==> flow/design.v <==
`timescale 1ns/1ns
module hamming_decoder_8bit (
	output reg [7:0] data_out,
	output error_flag,  
	output reg correct_flag,  
	input [11:0] data_in,
	input sys_clk,
	input rstn
);
	reg [3:0] error_detection;
	wire [7:0] mask_byte;
	always @(posedge sys_clk, negedge rstn)
	begin
		if(rstn == 1'b0) 
			error_detection[3:0] <= 4'd0;
		else begin
			error_detection[0] <= data_in[0] ^ data_in[4] ^ data_in[5] ^ data_in[7] ^ data_in[8] ^ data_in[10]; 
			error_detection[1] <= data_in[1] ^ data_in[4] ^ data_in[6] ^ data_in[7] ^ data_in[9] ^ data_in[10]; 
			error_detection[2] <= data_in[2] ^ data_in[5] ^ data_in[6] ^ data_in[7] ^ data_in[11];
			error_detection[3] <= data_in[3] ^ data_in[8] ^ data_in[9] ^ data_in[10] ^ data_in[11]; 
		end			
	end
	always @(negedge sys_clk, negedge rstn)
	begin
		if(rstn == 1'b0) begin 
			data_out[7:0] <= {8{1'bz}};
			correct_flag <= 1'b0;
		end
		else begin
			data_out[7:0] <= data_in[11:4] ^ mask_byte[7:0];
			correct_flag <= 1'b1;
		end
	end
	assign mask_byte[7:0] =	(error_detection == 'd3 ) ? 'd1   : 
					       	(error_detection == 'd5 ) ? 'd2   :
					       	(error_detection == 'd6 ) ? 'd4   :
					       	(error_detection == 'd7 ) ? 'd8   :
					       	(error_detection == 'd9 ) ? 'd16  :
					       	(error_detection == 'd10) ? 'd32  :
					       	(error_detection == 'd11) ? 'd64  :
					       	(error_detection == 'd12) ? 'd128 : 0;
	assign error_flag = (error_detection[3:0] == 'd0) ? 1'b0 : 1'b1;
endmodule
# --- Step by step through the tools: hamming_decoder_8bit ---
# What the tools print for hamming_decoder_8bit, step after step.
# Lines are those of the file above, counted from 1.
# Library cell names are shortened.
inputs:
  top: "hamming_decoder_8bit"
  clock: "sys_clk"
  cell_library: "sky130hd"
  corner: "tt_025C_1v80"

# --- Word level ---
# Yosys after proc, flatten, opt, wreduce and memory -nomap, before mapping. Enables and synchronous resets that opt folds into registers are not counted as muxes. Memory bits, and registers merged into a memory's read port (data or address), are not among the register bits. Print and check cells are not counted. Equal cells are merged and count once.
bits:
  reg_bits: 13
  inputBits: 14
  out_inout_bits: 10
  wordCells: 40
classes:
  n_eq: 8
  n_mux: 9
  bitwise: 19
  reduce_and_logical: 1
op_table:
  columns: ["op", "n"]
  rows:
  - ["two-way mux 8 bit", 8]
  - ["bitwise XOR 1 bit", 18]
  - ["equality test 4 bit with constant B", 4]
  - ["equality test 4 x 3 -> 1 bit with constant B", 3]
  - ["bitwise XOR 8 bit", 1]
  - ["equality test 4 x 2 -> 1 bit with constant B", 1]
  - ["logical NOT 4 bit", 1]
  - ["two-way mux 1 bit", 1]

# --- Logic depth ---
# Longest topological path by Yosys (ltp), each cell counted once; first at word level (registers and memories cut), then after technology mapping (sequential cells cut; the memories' decode and read muxes count).
depth:
  word_depth: 10
  abc_area: 0
  mapped_depth: 2
  depth_no_buf: 2

# --- Netlist ---
# Yosys stat after the flow's synthesis: flattened, memories mapped to cells. It holds for the ABC_AREA given above (unset counts as 0); a run with the other value may have another netlist.
by_type:
  columns: ["cell_type", "n", "type_area_um2"]
  rows:
  - ["dfrtn_1", 9, 225.216]
  - ["dfrtp_1", 4, 100.096]
  - ["xnor3_1", 4, 90.086]
  - ["and4bb_2", 6, 75.072]
  - ["xnor2_1", 8, 70.067]
  - ["xor2_1", 8, 70.067]
  - ["nand4b_1", 2, 17.517]
  - ["or4_1", 1, 7.507]
  - ["conb_1", 1, 3.754]
synth_totals:
  mapped_cells: 43
  synth_area_um2: 659.4
  seqArea_um2: 325.3
  flip_flops: 13
  n_buf: 0

# Module hamming_decoder_8bit, platform sky130hd: 2 stored runs of the flow (Yosys, OpenROAD) with differing settings, in no particular order. Input and output delays are each 20% of the period that was set; the output load is 0.01 pF.
runs:
  - name: "flow run 1"
    settings:
      period_ns: 1.29
      CAP_MARGIN: 20
      CORE_MARGIN: 2
      CORE_UTILIZATION: 40
      SLEW_MARGIN: 20
    results:
      final_util_pct: 72.5
      synth_chip_area_um2: 659.4
      timing.setup.ws_ns: -0.447
      tns_ns: -7.340
      final_die_area_um2: 1989.2
  - name: "flow run 2"
    settings:
      period_ns: 2.04
      CORE_UTILIZATION: 21
      PLACE_DENSITY: 0.53
      CORE_ASPECT_RATIO: 0.75
      CELL_PAD_IN_SITES_GLOBAL_PLACEMENT: 3
      TNS_END_PERCENT: 100
      GPL_TIMING_DRIVEN: 1
      CTS_CLUSTER_SIZE: 43
      CTS_CLUSTER_DIAMETER: 172
      MIN_ROUTING_LAYER: "met2"
      MAX_ROUTING_LAYER: "met5"
      CAP_MARGIN: 20
      CORE_MARGIN: 2
      SLEW_MARGIN: 20
    results:
      synth_chip_area_um2: 659.4
      timing.setup.ws_ns: -0.156
      final_die_area_um2: 3608.7
      final_util_pct: 34.4
      tns_ns: -1.464
