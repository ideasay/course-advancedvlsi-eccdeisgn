==> flow/design.v <==
module rs_enc_m0(y,x);
output	[7:0]	y;
input	[7:0]	x;
reg		[7:0]	y;
always@(x)
begin
	y[0] = x[0] ^ x[2] ^ x[5];
	y[1] = x[0] ^ x[1] ^ x[3] ^ x[6];
	y[2] = x[0] ^ x[1] ^ x[4] ^ x[5] ^ x[7];
	y[3] = x[0] ^ x[1] ^ x[6];
	y[4] = x[1] ^ x[5] ^ x[7];
	y[5] = x[2] ^ x[6];
	y[6] = x[0] ^ x[3] ^ x[7];
	y[7] = x[1] ^ x[4];
end
endmodule
module rs_enc_m1(y,x);
output	[7:0]	y;
input	[7:0]	x;
reg		[7:0]	y;
always@(x)
begin
   y[0] = x[3] ^ x[5] ^ x[6] ^ x[7];
   y[1] = x[4] ^ x[6] ^ x[7];
   y[2] = x[0] ^ x[3] ^ x[6];
   y[3] = x[0] ^ x[1] ^ x[3] ^ x[4] ^ x[5] ^ x[6];
   y[4] = x[1] ^ x[2] ^ x[3] ^ x[4];
   y[5] = x[0] ^ x[2] ^ x[3] ^ x[4] ^ x[5];
   y[6] = x[1] ^ x[3] ^ x[4] ^ x[5] ^ x[6];
   y[7] = x[2] ^ x[4] ^ x[5] ^ x[6] ^ x[7];
end
endmodule
module rs_enc_m2(y,x);
output	[7:0]	y;
input	[7:0]	x;
reg		[7:0]	y;
always@(x)
begin
   y[0] = x[0] ^ x[2] ^ x[4] ^ x[6] ^ x[7];
   y[1] = x[1] ^ x[3] ^ x[5] ^ x[7];
   y[2] = x[7];
   y[3] = x[2] ^ x[4] ^ x[6] ^ x[7];
   y[4] = x[0] ^ x[2] ^ x[3] ^ x[4] ^ x[5] ^ x[6];
   y[5] = x[1] ^ x[3] ^ x[4] ^ x[5] ^ x[6] ^ x[7];
   y[6] = x[0] ^ x[2] ^ x[4] ^ x[5] ^ x[6] ^ x[7];
   y[7] = x[1] ^ x[3] ^ x[5] ^ x[6] ^ x[7];
end
endmodule
module rs_enc_m3(y,x);
output	[7:0]	y;
input	[7:0]	x;
reg		[7:0]	y;
always@(x)
begin
   y[0] = x[2] ^ x[3];
   y[1] = x[3] ^ x[4];
   y[2] = x[0] ^ x[2] ^ x[3] ^ x[4] ^ x[5];
   y[3] = x[1] ^ x[2] ^ x[4] ^ x[5] ^ x[6];
   y[4] = x[5] ^ x[6] ^ x[7];
   y[5] = x[0] ^ x[6] ^ x[7];
   y[6] = x[0] ^ x[1] ^ x[7];
   y[7] = x[1] ^ x[2];
end
endmodule
module rs_enc_m4(y,x);
output	[7:0]	y;
input	[7:0]	x;
reg		[7:0]	y;
always@(x)
begin
   y[0] = x[0] ^ x[3] ^ x[4] ^ x[7];
   y[1] = x[1] ^ x[4] ^ x[5];
   y[2] = x[2] ^ x[3] ^ x[4] ^ x[5] ^ x[6] ^ x[7];
   y[3] = x[5] ^ x[6];
   y[4] = x[0] ^ x[3] ^ x[4] ^ x[6];
   y[5] = x[0] ^ x[1] ^ x[4] ^ x[5] ^ x[7];
   y[6] = x[1] ^ x[2] ^ x[5] ^ x[6];
   y[7] = x[2] ^ x[3] ^ x[6] ^ x[7];
end
endmodule
module rs_enc_m5(y,x);
output	[7:0]	y;
input	[7:0]	x;
reg		[7:0]	y;
always@(x)
begin
   y[0] = x[0] ^ x[1] ^ x[3] ^ x[4] ^ x[5] ^ x[7];
   y[1] = x[0] ^ x[1] ^ x[2] ^ x[4] ^ x[5] ^ x[6];
   y[2] = x[0] ^ x[2] ^ x[4] ^ x[6];
   y[3] = x[4];
   y[4] = x[0] ^ x[1] ^ x[3] ^ x[4] ^ x[7];
   y[5] = x[0] ^ x[1] ^ x[2] ^ x[4] ^ x[5];
   y[6] = x[1] ^ x[2] ^ x[3] ^ x[5] ^ x[6];
   y[7] = x[0] ^ x[2] ^ x[3] ^ x[4] ^ x[6] ^ x[7];
end
endmodule
module rs_enc_m6(y,x);
output	[7:0]	y;
input	[7:0]	x;
reg		[7:0]	y;
always@(x)
begin
   y[0] = x[3] ^ x[4] ^ x[5] ^ x[7];
   y[1] = x[4] ^ x[5] ^ x[6];
   y[2] = x[3] ^ x[4] ^ x[6];
   y[3] = x[0] ^ x[3];
   y[4] = x[0] ^ x[1] ^ x[3] ^ x[5] ^ x[7];
   y[5] = x[0] ^ x[1] ^ x[2] ^ x[4] ^ x[6];
   y[6] = x[1] ^ x[2] ^ x[3] ^ x[5] ^ x[7];
   y[7] = x[2] ^ x[3] ^ x[4] ^ x[6];
end
endmodule
module rs_enc_m7(y,x);
output	[7:0]	y;
input	[7:0]	x;
reg		[7:0]	y;
always@(x)
begin
   y[0] = x[0] ^ x[4];
   y[1] = x[1] ^ x[5];
   y[2] = x[2] ^ x[4] ^ x[6];
   y[3] = x[3] ^ x[4] ^ x[5] ^ x[7];
   y[4] = x[0] ^ x[5] ^ x[6];
   y[5] = x[1] ^ x[6] ^ x[7];
   y[6] = x[2] ^ x[7];
   y[7] = x[3];
end
endmodule
module rs_enc_m8(y,x);
output	[7:0]	y;
input	[7:0]	x;
reg		[7:0]	y;
always@(x)
begin
   y[0] = x[1] ^ x[2] ^ x[3] ^ x[7];
   y[1] = x[2] ^ x[3] ^ x[4];
   y[2] = x[1] ^ x[2] ^ x[4] ^ x[5] ^ x[7];
   y[3] = x[0] ^ x[1] ^ x[5] ^ x[6] ^ x[7];
   y[4] = x[3] ^ x[6];
   y[5] = x[0] ^ x[4] ^ x[7];
   y[6] = x[0] ^ x[1] ^ x[5];
   y[7] = x[0] ^ x[1] ^ x[2] ^ x[6];
end
endmodule
module rs_enc_m9(y,x);
output	[7:0]	y;
input	[7:0]	x;
reg		[7:0]	y;
always@(x)
begin
   y[0] = x[0] ^ x[1] ^ x[3] ^ x[4] ^ x[6] ^ x[7];
   y[1] = x[0] ^ x[1] ^ x[2] ^ x[4] ^ x[5] ^ x[7];
   y[2] = x[2] ^ x[4] ^ x[5] ^ x[7];
   y[3] = x[0] ^ x[1] ^ x[4] ^ x[5] ^ x[7];
   y[4] = x[0] ^ x[2] ^ x[3] ^ x[4] ^ x[5] ^ x[7];
   y[5] = x[0] ^ x[1] ^ x[3] ^ x[4] ^ x[5] ^ x[6];
   y[6] = x[1] ^ x[2] ^ x[4] ^ x[5] ^ x[6] ^ x[7];
   y[7] = x[0] ^ x[2] ^ x[3] ^ x[5] ^ x[6] ^ x[7];
end
endmodule
module rs_enc_m10(y,x);
output	[7:0]	y;
input	[7:0]	x;
reg		[7:0]	y;
always@(x)
begin
   y[0] = x[2] ^ x[3] ^ x[4] ^ x[5] ^ x[7];
   y[1] = x[0] ^ x[3] ^ x[4] ^ x[5] ^ x[6];
   y[2] = x[0] ^ x[1] ^ x[2] ^ x[3] ^ x[6];
   y[3] = x[0] ^ x[1] ^ x[5];
   y[4] = x[0] ^ x[1] ^ x[3] ^ x[4] ^ x[5] ^ x[6] ^ x[7];
   y[5] = x[0] ^ x[1] ^ x[2] ^ x[4] ^ x[5] ^ x[6] ^ x[7];
   y[6] = x[0] ^ x[1] ^ x[2] ^ x[3] ^ x[5] ^ x[6] ^ x[7];
   y[7] = x[1] ^ x[2] ^ x[3] ^ x[4] ^ x[6] ^ x[7];
end
endmodule
module rs_enc_m11(y,x);
output	[7:0]	y;
input	[7:0]	x;
reg		[7:0]	y;
always@(x)
begin
   y[0] = x[2] ^ x[3] ^ x[5] ^ x[6];
   y[1] = x[3] ^ x[4] ^ x[6] ^ x[7];
   y[2] = x[2] ^ x[3] ^ x[4] ^ x[6] ^ x[7];
   y[3] = x[0] ^ x[2] ^ x[4] ^ x[6] ^ x[7];
   y[4] = x[1] ^ x[2] ^ x[6] ^ x[7];
   y[5] = x[0] ^ x[2] ^ x[3] ^ x[7];
   y[6] = x[0] ^ x[1] ^ x[3] ^ x[4];
   y[7] = x[1] ^ x[2] ^ x[4] ^ x[5];
end
endmodule
module rs_enc_m12(y,x);
output	[7:0]	y;
input	[7:0]	x;
reg		[7:0]	y;
always@(x)
begin
   y[0] = x[0] ^ x[4] ^ x[5] ^ x[6] ^ x[7];
   y[1] = x[0] ^ x[1] ^ x[5] ^ x[6] ^ x[7];
   y[2] = x[0] ^ x[1] ^ x[2] ^ x[4] ^ x[5];
   y[3] = x[0] ^ x[1] ^ x[2] ^ x[3] ^ x[4] ^ x[7];
   y[4] = x[0] ^ x[1] ^ x[2] ^ x[3] ^ x[6] ^ x[7];
   y[5] = x[1] ^ x[2] ^ x[3] ^ x[4] ^ x[7];
   y[6] = x[2] ^ x[3] ^ x[4] ^ x[5];
   y[7] = x[3] ^ x[4] ^ x[5] ^ x[6];
end
endmodule
module rs_enc_m13(y,x);
output	[7:0]	y;
input	[7:0]	x;
reg		[7:0]	y;
always@(x)
begin
   y[0] = x[0] ^ x[2] ^ x[3] ^ x[7];
   y[1] = x[0] ^ x[1] ^ x[3] ^ x[4];
   y[2] = x[0] ^ x[1] ^ x[3] ^ x[4] ^ x[5] ^ x[7];
   y[3] = x[1] ^ x[3] ^ x[4] ^ x[5] ^ x[6] ^ x[7];
   y[4] = x[3] ^ x[4] ^ x[5] ^ x[6];
   y[5] = x[0] ^ x[4] ^ x[5] ^ x[6] ^ x[7];
   y[6] = x[0] ^ x[1] ^ x[5] ^ x[6] ^ x[7];
   y[7] = x[1] ^ x[2] ^ x[6] ^ x[7];
end
endmodule
module rs_enc_m14(y,x);
output	[7:0]	y;
input	[7:0]	x;
reg		[7:0]	y;
always@(x)
begin
   y[0] = x[3] ^ x[4] ^ x[6] ^ x[7];
   y[1] = x[4] ^ x[5] ^ x[7];
   y[2] = x[0] ^ x[3] ^ x[4] ^ x[5] ^ x[7];
   y[3] = x[1] ^ x[3] ^ x[5] ^ x[7];
   y[4] = x[0] ^ x[2] ^ x[3] ^ x[7];
   y[5] = x[0] ^ x[1] ^ x[3] ^ x[4];
   y[6] = x[1] ^ x[2] ^ x[4] ^ x[5];
   y[7] = x[2] ^ x[3] ^ x[5] ^ x[6];
end
endmodule
module rs_enc_m15(y,x);
output	[7:0]	y;
input	[7:0]	x;
reg		[7:0]	y;
always@(x)
begin
   y[0] = x[2] ^ x[3] ^ x[4] ^ x[7];
   y[1] = x[0] ^ x[3] ^ x[4] ^ x[5];
   y[2] = x[0] ^ x[1] ^ x[2] ^ x[3] ^ x[5] ^ x[6] ^ x[7];
   y[3] = x[1] ^ x[6];
   y[4] = x[0] ^ x[3] ^ x[4];
   y[5] = x[0] ^ x[1] ^ x[4] ^ x[5];
   y[6] = x[0] ^ x[1] ^ x[2] ^ x[5] ^ x[6];
   y[7] = x[1] ^ x[2] ^ x[3] ^ x[6] ^ x[7];
end
endmodule
module rs_enc (y, x, enable, data, clk, clrn);
	input [7:0] x;
	input clk, clrn, enable, data;
	output [7:0] y;
	reg [7:0] y;
	wire [7:0] scale0;
	wire [7:0] scale1;
	wire [7:0] scale2;
	wire [7:0] scale3;
	wire [7:0] scale4;
	wire [7:0] scale5;
	wire [7:0] scale6;
	wire [7:0] scale7;
	wire [7:0] scale8;
	wire [7:0] scale9;
	wire [7:0] scale10;
	wire [7:0] scale11;
	wire [7:0] scale12;
	wire [7:0] scale13;
	wire [7:0] scale14;
	wire [7:0] scale15;
	reg [7:0] mem0;
	reg [7:0] mem1;
	reg [7:0] mem2;
	reg [7:0] mem3;
	reg [7:0] mem4;
	reg [7:0] mem5;
	reg [7:0] mem6;
	reg [7:0] mem7;
	reg [7:0] mem8;
	reg [7:0] mem9;
	reg [7:0] mem10;
	reg [7:0] mem11;
	reg [7:0] mem12;
	reg [7:0] mem13;
	reg [7:0] mem14;
	reg [7:0] mem15;
	reg [7:0] feedback;    
	rs_enc_m0 m0 (scale0, feedback);
	rs_enc_m1 m1 (scale1, feedback);
	rs_enc_m2 m2 (scale2, feedback);
	rs_enc_m3 m3 (scale3, feedback);
	rs_enc_m4 m4 (scale4, feedback);
	rs_enc_m5 m5 (scale5, feedback);
	rs_enc_m6 m6 (scale6, feedback);
	rs_enc_m7 m7 (scale7, feedback);
	rs_enc_m8 m8 (scale8, feedback);
	rs_enc_m9 m9 (scale9, feedback);
	rs_enc_m10 m10 (scale10, feedback);
	rs_enc_m11 m11 (scale11, feedback);
	rs_enc_m12 m12 (scale12, feedback);
	rs_enc_m13 m13 (scale13, feedback);
	rs_enc_m14 m14 (scale14, feedback);
	rs_enc_m15 m15 (scale15, feedback);
	always @ (posedge clk or negedge clrn)
	begin
		if (~clrn)
		begin
			mem0 <= 0;
			mem1 <= 0;
			mem2 <= 0;
			mem3 <= 0;
			mem4 <= 0;
			mem5 <= 0;
			mem6 <= 0;
			mem7 <= 0;
			mem8 <= 0;
			mem9 <= 0;
			mem10 <= 0;
			mem11 <= 0;
			mem12 <= 0;
			mem13 <= 0;
			mem14 <= 0;
			mem15 <= 0;
		end
		else if (enable)
		begin
			mem15 <= mem14 ^ scale15;
			mem14 <= mem13 ^ scale14;
			mem13 <= mem12 ^ scale13;
			mem12 <= mem11 ^ scale12;
			mem11 <= mem10 ^ scale11;
			mem10 <= mem9 ^ scale10;
			mem9 <= mem8 ^ scale9;
			mem8 <= mem7 ^ scale8;
			mem7 <= mem6 ^ scale7;
			mem6 <= mem5 ^ scale6;
			mem5 <= mem4 ^ scale5;
			mem4 <= mem3 ^ scale4;
			mem3 <= mem2 ^ scale3;
			mem2 <= mem1 ^ scale2;
			mem1 <= mem0 ^ scale1;
			mem0 <= scale0;
		end
	end
	always @ (data or x or mem15)
		if (data) feedback = x ^ mem15;
		else feedback = 0;
	always @ (data or x or mem15)
		if (data) y = x;
		else y = mem15;
endmodule
# Reports on rs_enc
# The steps from the RTL of rs_enc to its reports follow in flow order.
# Line numbers count from 1 in the design file above.
# Cell names lack the library's common part.
# Not given: n/a
[setup] design="rs_enc" clock="clk" cell_library="sky130hd" lib_corner="tt_025C_1v80"

# After elaboration
# Source: Yosys, flattened and elaborated, memories not mapped. Widths are those after wreduce; folded enables and synchronous resets count as part of the registers. Registers that Yosys merges into a memory's read port (data or address) are not register bits. Print and check cells do not count. Equal cells are merged and count once.
[word_totals] out_inout_bits=8 input_bits=12 regBits=128 word_cells=185
[op_classes] n_logic=167 mux=2
[ops] cell="XOR 1 bit" count=151
[ops] cell="XOR 8 bit" count=16
[ops] cell="2-to-1 mux 8 bit" count=2

# Depth
# Longest topological path by Yosys (ltp), each cell counted once; first at word level (registers and memories cut), then after technology mapping (sequential cells cut; the memories' decode and read muxes count).
[depth] ltp_word=9 abc_area=1 ltp_mapped=14 ltp_nobuf=14

# Mapped cells and area
# Yosys stat after the flow's synthesis: flattened, memories mapped to cells. It holds for the ABC_AREA given above (unset counts as 0); a run with the other value may have another netlist.
[by_type] cell_type="dfrtp_1" count=128 type_area_um2=3.2E+03
[by_type] cell_type="nand2_1" count=348 type_area_um2=1.31E+03
[by_type] cell_type="nand3_1" count=153 type_area_um2=765.734
[by_type] cell_type="xor2_1" count=63 type_area_um2=551.779
[by_type] cell_type="o21ai_0" count=85 type_area_um2=425.408
[by_type] cell_type="xnor2_1" count=40 type_area_um2=350.336
[by_type] cell_type="inv_1" count=80 type_area_um2=300.288
[by_type] cell_type="nand3b_1" count=18 type_area_um2=135.13
[by_type] cell_type="nand3_4" count=7 type_area_um2=122.618
[by_type] cell_type="nand2_2" count=18 type_area_um2=112.608
[by_type] cell_type="clkbuf_1" count=25 type_area_um2=93.84
[by_type] cell_type="o21ai_1" count=16 type_area_um2=80.077
[by_type] cell_type="nand2_4" count=6 type_area_um2=67.565
[by_type] cell_type="xnor2_2" count=4 type_area_um2=65.062
[by_type] cell_type="buf_6" count=5 type_area_um2=56.304
[by_type] cell_type="nor2_1" count=14 type_area_um2=52.55
[by_type] cell_type="xor2_2" count=3 type_area_um2=48.797
[by_type] cell_type="a31oi_1" count=7 type_area_um2=43.792
# Other cell types: 16; their cells: 49.
[synth_totals] seqArea_um2=3203.1 ff_cells=128 mapped_cells=1069 mapped_area_um2=8070.2 buffers=43

# Worst setup path after synthesis
# OpenSTA on the mapped netlist: ideal clock, no wires. The path of least setup slack (recovery checks aside). Input and output delay are each 20% of the period. Register names are those of the netlist, which keeps one name where synthesis merged equal registers.
[synth_timing] path_kind="input -> output" startpoint="input port data" endpoint="output port y[5]" required_ns=2.408 output_delay_ns=0.602 arrival_time_ns=1.377 tclk_ns=3.01 in_delay_ns=0.602 path_delay_ns=0.775 t_first_pin_ns=0.602 stages=4 setup_slack_ns=1.031 n_path_buf=3 period_less_setup_slack_ns=1.979
# "path_delay_ns" is the arrival time less input delay plus setup time.
# A path that ends at an output port has no setup time.
# "stages": output pins that drive a net of the path, with the launching flip-flop's if there is one; two outputs of one cell count as two.
# "period_less_setup_slack_ns" is the clock period less the worst setup slack; recovery checks do not enter. This is arithmetic on one report: input and output delays are still those of the set period (20% each).
# Between the ends stands the longest chain of elaborated cells between them, by number of cells; it is not shown to be the way that was timed. Of several equally long chains one is given.
# A line is the first line of the expression or statement that the cell stems from. Yosys adds cells for indexed reads and writes and turns some case tables into memories.
[synth_between] path_cell_list="buf_6 buf_6 clkbuf_1 o21ai_0" elab_chain_len=1 cells_between=1 cone_lines=1 cone_classes="mux: 1"
[synth_rtl] item="start, declared" line=259 text="input clk, clrn, enable, data;"
[synth_rtl] item="2-to-1 mux 8 bit" line=356 text="if (data) y = x;"
[synth_rtl] item="end, declared" line=260 text="output [7:0] y;"

# Path in the finished layout
# Path of least setup slack in the final report of stored run 1 (OpenROAD, finished layout, wires in). Where an end is a register, its clock arrival counts in the times.
[layout_timing] path_kind="register -> register" startpoint="register mem15[0]" endpoint="register mem9[1]" setup_slack_ns=-0.87 stages=14 n_path_buf=2 t_first_pin_ns=0.46 required_ns=2.34 setup_time_ns=0.21 arrival_time_ns=3.21 tclk_ns=2.09
# Between the ends stands the longest chain of elaborated cells between them, by number of cells; it is not shown to be the way that was timed. Of several equally long chains one is given.
[layout_between] path_cell_list="dfrtp_2 inv_2 nand2_2 buf_4 nand3_4 nand2_4 nand2_4 buf_4 nand2_1 nand2_2 nand2_2 nand2_2 o21ai_1 o21ai_0" elab_chain_len=8 cells_between=8 cone_classes="mux: 1; logic: 7"
[layout_rtl] item="start, declared" line=293 text="reg [7:0] mem15;"
[layout_rtl] item="start, assigned" line=330 text="mem15 <= 0;"
[layout_rtl] item="start, assigned" line=334 text="mem15 <= mem14 ^ scale15;"
[layout_rtl] item="XOR 8 bit" line=353 text="if (data) feedback = x ^ mem15;"
[layout_rtl] item="2-to-1 mux 8 bit" line=353
[layout_rtl] item="XOR 1 bit x5" line=152 text="y[1] = x[0] ^ x[1] ^ x[2] ^ x[4] ^ x[5] ^ x[7];"
[layout_rtl] item="XOR 8 bit" line=340 text="mem9 <= mem8 ^ scale9;"
[layout_rtl] item="end, assigned" line=324 text="mem9 <= 0;"
[layout_rtl] item="end, assigned" line=340
[layout_rtl] item="end, declared" line=287 text="reg [7:0] mem9;"

Design rs_enc on sky130hd. What follows are 2 stored runs of the flow, each under its own settings; their order means nothing. The constraints put input and output delay at 20% of the set period each and load the outputs with 0.01 pF.
"timing.achieved_period_ns" is the run's clock period less its worst setup slack. It is reckoned from that one timing run; input and output delays stay at 20% of the period that was set.
"worst_path_ns" means the part of the period allowed to the worst setup path (the constraints hold back 20% at inputs and 20% at outputs) less its slack; where the path has registers, the arrival times of their clocks count too.
"power_total_mw" rests on the timing tool's default activity at the inputs, not on a simulated workload.

[flow] stored run 1: files
==> flow/run.sh <==
#!/bin/bash
# the make line also repeats the synthesis and layout settings of config.mk as NAME=value (left out here)
make -C /OpenROAD-flow-scripts/flow DESIGN_CONFIG=/design/flow/config.mk WORK_HOME=/design/flow/orfs CLKGATE_MAP_FILE= finish
==> flow/config.mk <==
export PLATFORM = sky130hd
export DESIGN_NAME = rs_enc
export DESIGN_NICKNAME = rs_enc
export VERILOG_FILES = /design/flow/design.v
export SDC_FILE = /design/flow/constraint.sdc
export NUM_CORES = 4
export LEC_CHECK = 0
export ABC_AREA = 1
export CAP_MARGIN = 5
export CELL_PAD_IN_SITES_DETAIL_PLACEMENT = 2
export CORE_ASPECT_RATIO = 1.24
export CORE_MARGIN = 2
export CORE_UTILIZATION = 35
export MIN_ROUTING_LAYER = met1
export PLACE_DENSITY_LB_ADDON = 0.29
export SETUP_SLACK_MARGIN = -0.16
export SLEW_MARGIN = 35
==> flow/constraint.sdc <==
create_clock -name core_clock -period 2.09 [get_ports {clk}]
set_input_delay 0.4180 -clock core_clock [delete_from_list [all_inputs] [get_ports {clk}]]
set_output_delay 0.4180 -clock core_clock [all_outputs]
set_load 0.01 [all_outputs]

[flow] stored run 1: metrics
[metrics] design.die.area_um2 = 24295.8
[metrics] timing.setup.ws_ns = -0.869
[metrics] synth_area_um2 = 8070.2
[metrics] timing.achieved_period_ns = 2.959
[metrics] worst_path_ns = 2.96
[metrics] critical_path_kind = register -> register
[metrics] power_total_mw = 22.852
[metrics] finish.stdcell_area_um2 = 11199.5
[metrics] fin_util_frac = 0.497

[flow] stored run 2: files
==> flow/run.sh <==
#!/bin/bash
# the make line also repeats the synthesis and layout settings of config.mk as NAME=value (left out here)
make -C /OpenROAD-flow-scripts/flow DESIGN_CONFIG=/design/flow/config.mk WORK_HOME=/design/flow/orfs CLKGATE_MAP_FILE= finish
==> flow/config.mk <==
export PLATFORM = sky130hd
export DESIGN_NAME = rs_enc
export DESIGN_NICKNAME = rs_enc
export VERILOG_FILES = /design/flow/design.v
export SDC_FILE = /design/flow/constraint.sdc
export NUM_CORES = 4
export LEC_CHECK = 0
export ABC_AREA = 0
export CAP_MARGIN = 5
export CELL_PAD_IN_SITES_DETAIL_PLACEMENT = 0
export CELL_PAD_IN_SITES_GLOBAL_PLACEMENT = 2
export CORE_ASPECT_RATIO = 1.97
export CORE_MARGIN = 2
export CORE_UTILIZATION = 72
export CTS_CLUSTER_DIAMETER = 118
export PLACE_DENSITY_LB_ADDON = 0.07
export SETUP_SLACK_MARGIN = -0.17
export SLEW_MARGIN = 20
==> flow/constraint.sdc <==
create_clock -name core_clock -period 3.17 [get_ports {clk}]
set_input_delay 0.6340 -clock core_clock [delete_from_list [all_inputs] [get_ports {clk}]]
set_output_delay 0.6340 -clock core_clock [all_outputs]
set_load 0.01 [all_outputs]

[flow] stored run 2: no results, placement failed with FLW-0024
